==> flow/design.v <==
module  transposed_filter(
  input signed [15:0] noisy_signal,
  input clk, rst,
  output reg signed [31:0] filtered_signal  
  );
 wire signed [15:0] coe0 = 16'b0000000000000000,
             coe1 = 16'b1111111111100101,
             coe2 = 16'b1111111110110111,
             coe3 = 16'b0000000010110100,
             coe4 = 16'b0000001000111010,
             coe5 = 16'b0000000000000000,
             coe6 = 16'b1111100110101011,
             coe7=  16'b1111100110101100,
             coe8 = 16'b0000101011010000,
             coe9 = 16'b0010010110111110,
             coe10 =16'b0011001100011111,
             coe11 =16'b0010010110111110,
             coe12= 16'b0000101011010000,
             coe13 =16'b1111100110101100,
             coe14 =16'b1111100110101011,
             coe15 =16'b0000000000000000,
             coe16 =16'b0000001000111010,
             coe17 =16'b0000000010110100,
             coe18 =16'b1111111110110111,
             coe19 =16'b1111111111100101,
             coe20 =16'b0000000000000000;
 wire signed [31:0] mul [1:21];
  assign mul[1] = coe20 * noisy_signal;
  assign mul[2] = coe19 * noisy_signal;
  assign mul[3] = coe18 * noisy_signal;
  assign mul[4] = coe17 * noisy_signal;
  assign mul[5] = coe16 * noisy_signal;
  assign mul[6] = coe15 * noisy_signal;
  assign mul[7] = coe14 * noisy_signal;
  assign mul[8] = coe13 * noisy_signal;
  assign mul[9] = coe12 * noisy_signal;
  assign mul[10] = coe11 * noisy_signal;
  assign mul[11] = coe10 * noisy_signal;
  assign mul[12] = coe9 * noisy_signal;
  assign mul[13] = coe8 * noisy_signal;
  assign mul[14] = coe7 * noisy_signal;
  assign mul[15] = coe6 * noisy_signal;
  assign mul[16] = coe5 * noisy_signal;
  assign mul[17] = coe4 * noisy_signal;
  assign mul[18] = coe3 * noisy_signal;
  assign mul[19] = coe2 * noisy_signal;
  assign mul[20] = coe1 * noisy_signal;
  assign mul[21] = coe0 * noisy_signal;
     reg signed [31:0] delayed [1:20];
     always@(posedge clk)
      begin 
      if(rst)
      begin
        delayed[1] <=0;
        delayed[2] <=0;
        delayed[3] <=0;
        delayed[4] <=0;
        delayed[5] <=0;
        delayed[6] <=0;
        delayed[7] <=0;
        delayed[8] <=0;
        delayed[9] <=0;
        delayed[10]<=0;
        delayed[11]<=0;
        delayed[12]<=0;
        delayed[13]<=0;
        delayed[14]<=0;
        delayed[15]<=0;
        delayed[16]<=0;
        delayed[17]<=0;
        delayed[18]<=0;
        delayed[19]<=0;
        delayed[20]<=0;
      end  
      else
      begin 
       delayed[1]  <= mul[1] ;  
       delayed[2]  <= delayed[1] + mul[2]; 
       delayed[3]  <= delayed[2] + mul[3]; 
       delayed[4]  <= delayed[3] + mul[4]; 
       delayed[5]  <= delayed[4] + mul[5]; 
       delayed[6]  <= delayed[5] + mul[6]; 
       delayed[7]  <= delayed[6] + mul[7]; 
       delayed[8]  <= delayed[7] + mul[8] ; 
       delayed[9]  <= delayed[8] + mul[9];
       delayed[10] <= delayed[9] + mul[10] ;
       delayed[11] <= delayed[10]+ mul[11];
       delayed[12] <= delayed[11]+ mul[12];
       delayed[13] <= delayed[12]+ mul[13];
       delayed[14] <= delayed[13]+ mul[14];
       delayed[15] <= delayed[14]+ mul[15];
       delayed[16] <= delayed[15]+ mul[16];
       delayed[17] <= delayed[16]+ mul[17];
       delayed[18] <= delayed[17]+ mul[18];
       delayed[19] <= delayed[18]+ mul[19];    
       delayed[20] <= delayed[19]+ mul[20];
       end
      end
always@(*)
 begin
 if(rst)
    filtered_signal = 16'd0; 
 else
   filtered_signal = delayed[20] + mul[21];  
 end
endmodule
[Tool chain data of transposed_filter]
Tool output for the design above, in the order of the flow.
Line numbers count from 1 in the design file above.
The mark n/a stands for no value.
Design
  design top: transposed_filter
  clock: clk
  library: sky130hd
  corner: tt_025C_1v80

[Word-level counts]
Counts by Yosys on the flattened word-level netlist (proc, flatten, opt, wreduce). Print and check cells are left out. Cells with the same type and inputs are merged into one.
Storage and ports
  register bits: 608
  input port bits: 18
  cells after elaboration: 45
Operators by class
  muxes and demuxes: 1
  multipliers: 9
  add/subtract/negate cells: 16
Operator list (count)
  multiplier 10 x 16 -> 26 bit (first input constant): 2
  adder 32 bit: 16
  multiplier 15 x 16 -> 31 bit (first input constant): 1
  multiplier 14 x 16 -> 30 bit (first input constant): 1
  multiplier 12 x 16 -> 28 bit (first input constant): 1
  multiplier 9 x 16 -> 25 bit (first input constant): 1
  multiplier 8 x 16 -> 24 bit (first input constant): 1
  multiplier 7 x 16 -> 23 bit (first input constant): 1
  multiplier 6 x 16 -> 22 bit (first input constant): 1
  two-way mux 32 bit: 1

[Depth]
Longest topological path by Yosys (ltp), each cell counted once; first at word level (registers and memories cut), then after technology mapping (sequential cells cut; the memories' decode and read muxes count).
Logic depth
  depth in word-level cells: 2
  ABC_AREA: 0
  mapped depth: 34

[Mapped cells and area]
Source: synth_stat.txt of the flow (Yosys; design flattened, memories mapped). It holds for the ABC_AREA given above (unset counts as 0); a run with the other value may have another netlist.
Cells by type
  sky130_fd_sc_hd__dfxtp_1: count 598, total area 1.2E+04 µm²
  sky130_fd_sc_hd__ha_1: count 955, total area 1.19E+04 µm²
  sky130_fd_sc_hd__fa_1: count 474, total area 9.49E+03 µm²
  sky130_fd_sc_hd__inv_1: count 950, total area 3565.92 µm²
  sky130_fd_sc_hd__xnor2_1: count 339, total area 2.97E+03 µm²
  sky130_fd_sc_hd__nor2_1: count 637, total area 2.39E+03 µm²
  sky130_fd_sc_hd__a21oi_1: count 465, total area 2.33E+03 µm²
  sky130_fd_sc_hd__a21o_1: count 278, total area 2.09E+03 µm²
  sky130_fd_sc_hd__xor2_1: count 230, total area 2.01E+03 µm²
  sky130_fd_sc_hd__nor2b_1: count 217, total area 1.36E+03 µm²
  sky130_fd_sc_hd__o21ai_0: count 268, total area 1.34E+03 µm²
  sky130_fd_sc_hd__nand2_1: count 249, total area 934.646 µm²
  sky130_fd_sc_hd__nor3_1: count 151, total area 755.725 µm²
  sky130_fd_sc_hd__o21a_1: count 96, total area 720.691 µm²
  sky130_fd_sc_hd__a211oi_1: count 77, total area 578.054 µm²
  sky130_fd_sc_hd__o21bai_1: count 77, total area 578.054 µm²
  sky130_fd_sc_hd__nand2b_1: count 84, total area 525.504 µm²
  sky130_fd_sc_hd__nand3_1: count 104, total area 520.499 µm²
Not listed: further types 75, cells in them 773.
Synthesis totals
  cell area after synthesis: 61709.2 µm²
  flip-flop cells: 598
  standard cells after synthesis: 7022
  sequential area: 11971.5 µm²
  buffers: 89

[Path before layout]
Source: OpenSTA report_checks on the synthesized netlist (no wires, ideal clock, input and output delay 20% of the period each), path of least setup slack; recovery checks are left aside. Register names are those of the netlist, which keeps one name where synthesis merged equal registers.
Path post-synthesis
  kind: input -> register
  start: in noisy_signal[1]
  end: reg delayed[11][31]
  path slack: 2.655 ns
  arrival: 9.485 ns
  clock period: 12.2 ns
  external input delay: 2.440 ns
  path delay: 7.105 ns
  stages on the path: 28
  path buffers: 0
  period reached after synthesis: 9.545 ns
"path delay" = arrival - input delay + setup time.
"stages on the path" counts driving pins, that of a launching flip-flop among them; a cell with two outputs on the path counts twice.
"period reached after synthesis" is the clock period less the worst setup slack; recovery checks do not enter. This is arithmetic on one report: input and output delays are still those of the set period (20% each).
Between the ends stands the longest chain of elaborated cells between them, by number of cells; it is not shown to be the way that was timed. Of several equally long chains one is given.
A line is the first line of the expression or statement that the cell stems from. Yosys adds cells for indexed reads and writes and turns some case tables into memories.
On the way, post-synthesis
  cell sequence: sky130_fd_sc_hd__inv_1 -> sky130_fd_sc_hd__ha_1 -> sky130_fd_sc_hd__ha_1 -> sky130_fd_sc_hd__inv_1 -> sky130_fd_sc_hd__fa_1 -> sky130_fd_sc_hd__inv_1 -> sky130_fd_sc_hd__fa_1 -> sky130_fd_sc_hd__fa_1 -> sky130_fd_sc_hd__inv_1 -> sky130_fd_sc_hd__fa_1 -> sky130_fd_sc_hd__inv_1 -> sky130_fd_sc_hd__ha_1 -> sky130_fd_sc_hd__a21o_1 -> sky130_fd_sc_hd__a21oi_1 -> sky130_fd_sc_hd__o21a_1 -> sky130_fd_sc_hd__o41ai_1 -> sky130_fd_sc_hd__a211oi_1 -> sky130_fd_sc_hd__a21oi_1 -> sky130_fd_sc_hd__o41ai_2 -> sky130_fd_sc_hd__o21bai_1 -> sky130_fd_sc_hd__a21oi_1 -> sky130_fd_sc_hd__xnor2_1 -> sky130_fd_sc_hd__ha_1 -> sky130_fd_sc_hd__nand2_1 -> sky130_fd_sc_hd__a2111oi_1 -> sky130_fd_sc_hd__o31ai_1 -> sky130_fd_sc_hd__a2111o_1 -> sky130_fd_sc_hd__nand2_1
  length of the longest elaborated chain: 2
  elaborated cells on any way between the ends: 2
  RTL lines with such cells: 2
  those cells by class: add/sub (1); mul (1)
RTL lines, path post-synthesis
  start: declaration: line 2  | input signed [15:0] noisy_signal,
  multiplier 15 x 16 -> 31 bit: line 38  | assign mul[11] = coe10 * noisy_signal;
  adder 32 bit: line 87  | delayed[11] <= delayed[10]+ mul[11];
  end: assignment: line 64  | delayed[11]<=0;
  end: assignment: line 87
  end: declaration: line 49  | reg signed [31:0] delayed [1:20];

[Timing after layout]
From the final timing report of run 2: the path of least setup slack in the routed layout; clock arrival at registers is part of the times.
Path after layout
  kind: input -> register
  start: in noisy_signal[6]
  end: reg delayed[12][30]
  arrival: 9.35 ns
  clock period: 10.5 ns
  stages on the path: 33
  external input delay: 2.10 ns
  path buffers: 5
  path slack: 1.72 ns
Between the ends stands the longest chain of elaborated cells between them, by number of cells; it is not shown to be the way that was timed. Of several equally long chains one is given.
On the way, after layout
  cell sequence: sky130_fd_sc_hd__buf_12 -> sky130_fd_sc_hd__buf_6 -> sky130_fd_sc_hd__fa_2 -> sky130_fd_sc_hd__xnor2_2 -> sky130_fd_sc_hd__ha_2 -> sky130_fd_sc_hd__inv_2 -> sky130_fd_sc_hd__fa_1 -> sky130_fd_sc_hd__fa_1 -> sky130_fd_sc_hd__inv_1 -> sky130_fd_sc_hd__fa_1 -> sky130_fd_sc_hd__inv_2 -> sky130_fd_sc_hd__fa_1 -> sky130_fd_sc_hd__inv_2 -> sky130_fd_sc_hd__ha_4 -> sky130_fd_sc_hd__nand4_1 -> sky130_fd_sc_hd__buf_4 -> sky130_fd_sc_hd__a211oi_4 -> sky130_fd_sc_hd__o31ai_2 -> sky130_fd_sc_hd__buf_4 -> sky130_fd_sc_hd__o21ai_2 -> sky130_fd_sc_hd__buf_6 -> sky130_fd_sc_hd__nor2_4 -> sky130_fd_sc_hd__o21bai_1 -> sky130_fd_sc_hd__xor2_1 -> sky130_fd_sc_hd__ha_4 -> sky130_fd_sc_hd__a21o_1 -> sky130_fd_sc_hd__a21o_1 -> sky130_fd_sc_hd__a21o_1 -> sky130_fd_sc_hd__a21o_1 -> sky130_fd_sc_hd__a21o_1 -> sky130_fd_sc_hd__nor3_2 -> sky130_fd_sc_hd__a21oi_2 -> sky130_fd_sc_hd__mux2_2
  length of the longest elaborated chain: 2
  elaborated cells on any way between the ends: 2
  those cells by class: add/sub (1); mul (1)
RTL lines, path after layout
  start: declaration: line 2  | input signed [15:0] noisy_signal,
  multiplier 14 x 16 -> 30 bit: line 39  | assign mul[12] = coe9 * noisy_signal;
  adder 32 bit: line 88  | delayed[12] <= delayed[11]+ mul[12];
  end: assignment: line 65  | delayed[12]<=0;
  end: assignment: line 88
  end: declaration: line 49  | reg signed [31:0] delayed [1:20];

2 stored runs of transposed_filter in the flow (synthesis by Yosys, layout by OpenROAD, sky130hd cells), in arbitrary order. Constraints: input delay and output delay 20% of the set period each, output load 0.01 pF.
"worst setup path time (ns)" = time allowed to the worst setup path (clock period - input delay - output delay, where it has them) - its slack; a late launch clock adds to it, a late capture clock takes from it.

settings of run 1
{
  "period_ns": 9.31,
  "CORE_UTILIZATION": 48,
  "SETUP_SLACK_MARGIN": 1.73,
  "PLACE_DENSITY_LB_ADDON": 0.07,
  "CELL_PAD_IN_SITES_DETAIL_PLACEMENT": 2,
  "TNS_END_PERCENT": 35,
  "ABC_AREA": 0,
  "CTS_CLUSTER_SIZE": 51,
  "MAX_ROUTING_LAYER": "met5",
  "CAP_MARGIN": 20,
  "CORE_MARGIN": 2,
  "SLEW_MARGIN": 20
}
report of run 1: did not finish, place, DPL-0033

settings of run 2
{
  "period_ns": 10.5,
  "SETUP_SLACK_MARGIN": 1.9,
  "CAP_MARGIN": 20,
  "CORE_MARGIN": 2,
  "CORE_UTILIZATION": 40,
  "SLEW_MARGIN": 20
}
report of run 2
yosys chip area after synthesis (um^2): 61709.2
finish__design__die__area: 157430.0
finish__design__instance__area__stdcell: 72664.7
finish__timing__setup__ws: 1.716
finish__timing__hold__ws: 0.430
worst setup path time (ns): 6.68
worst setup path kind: input -> register
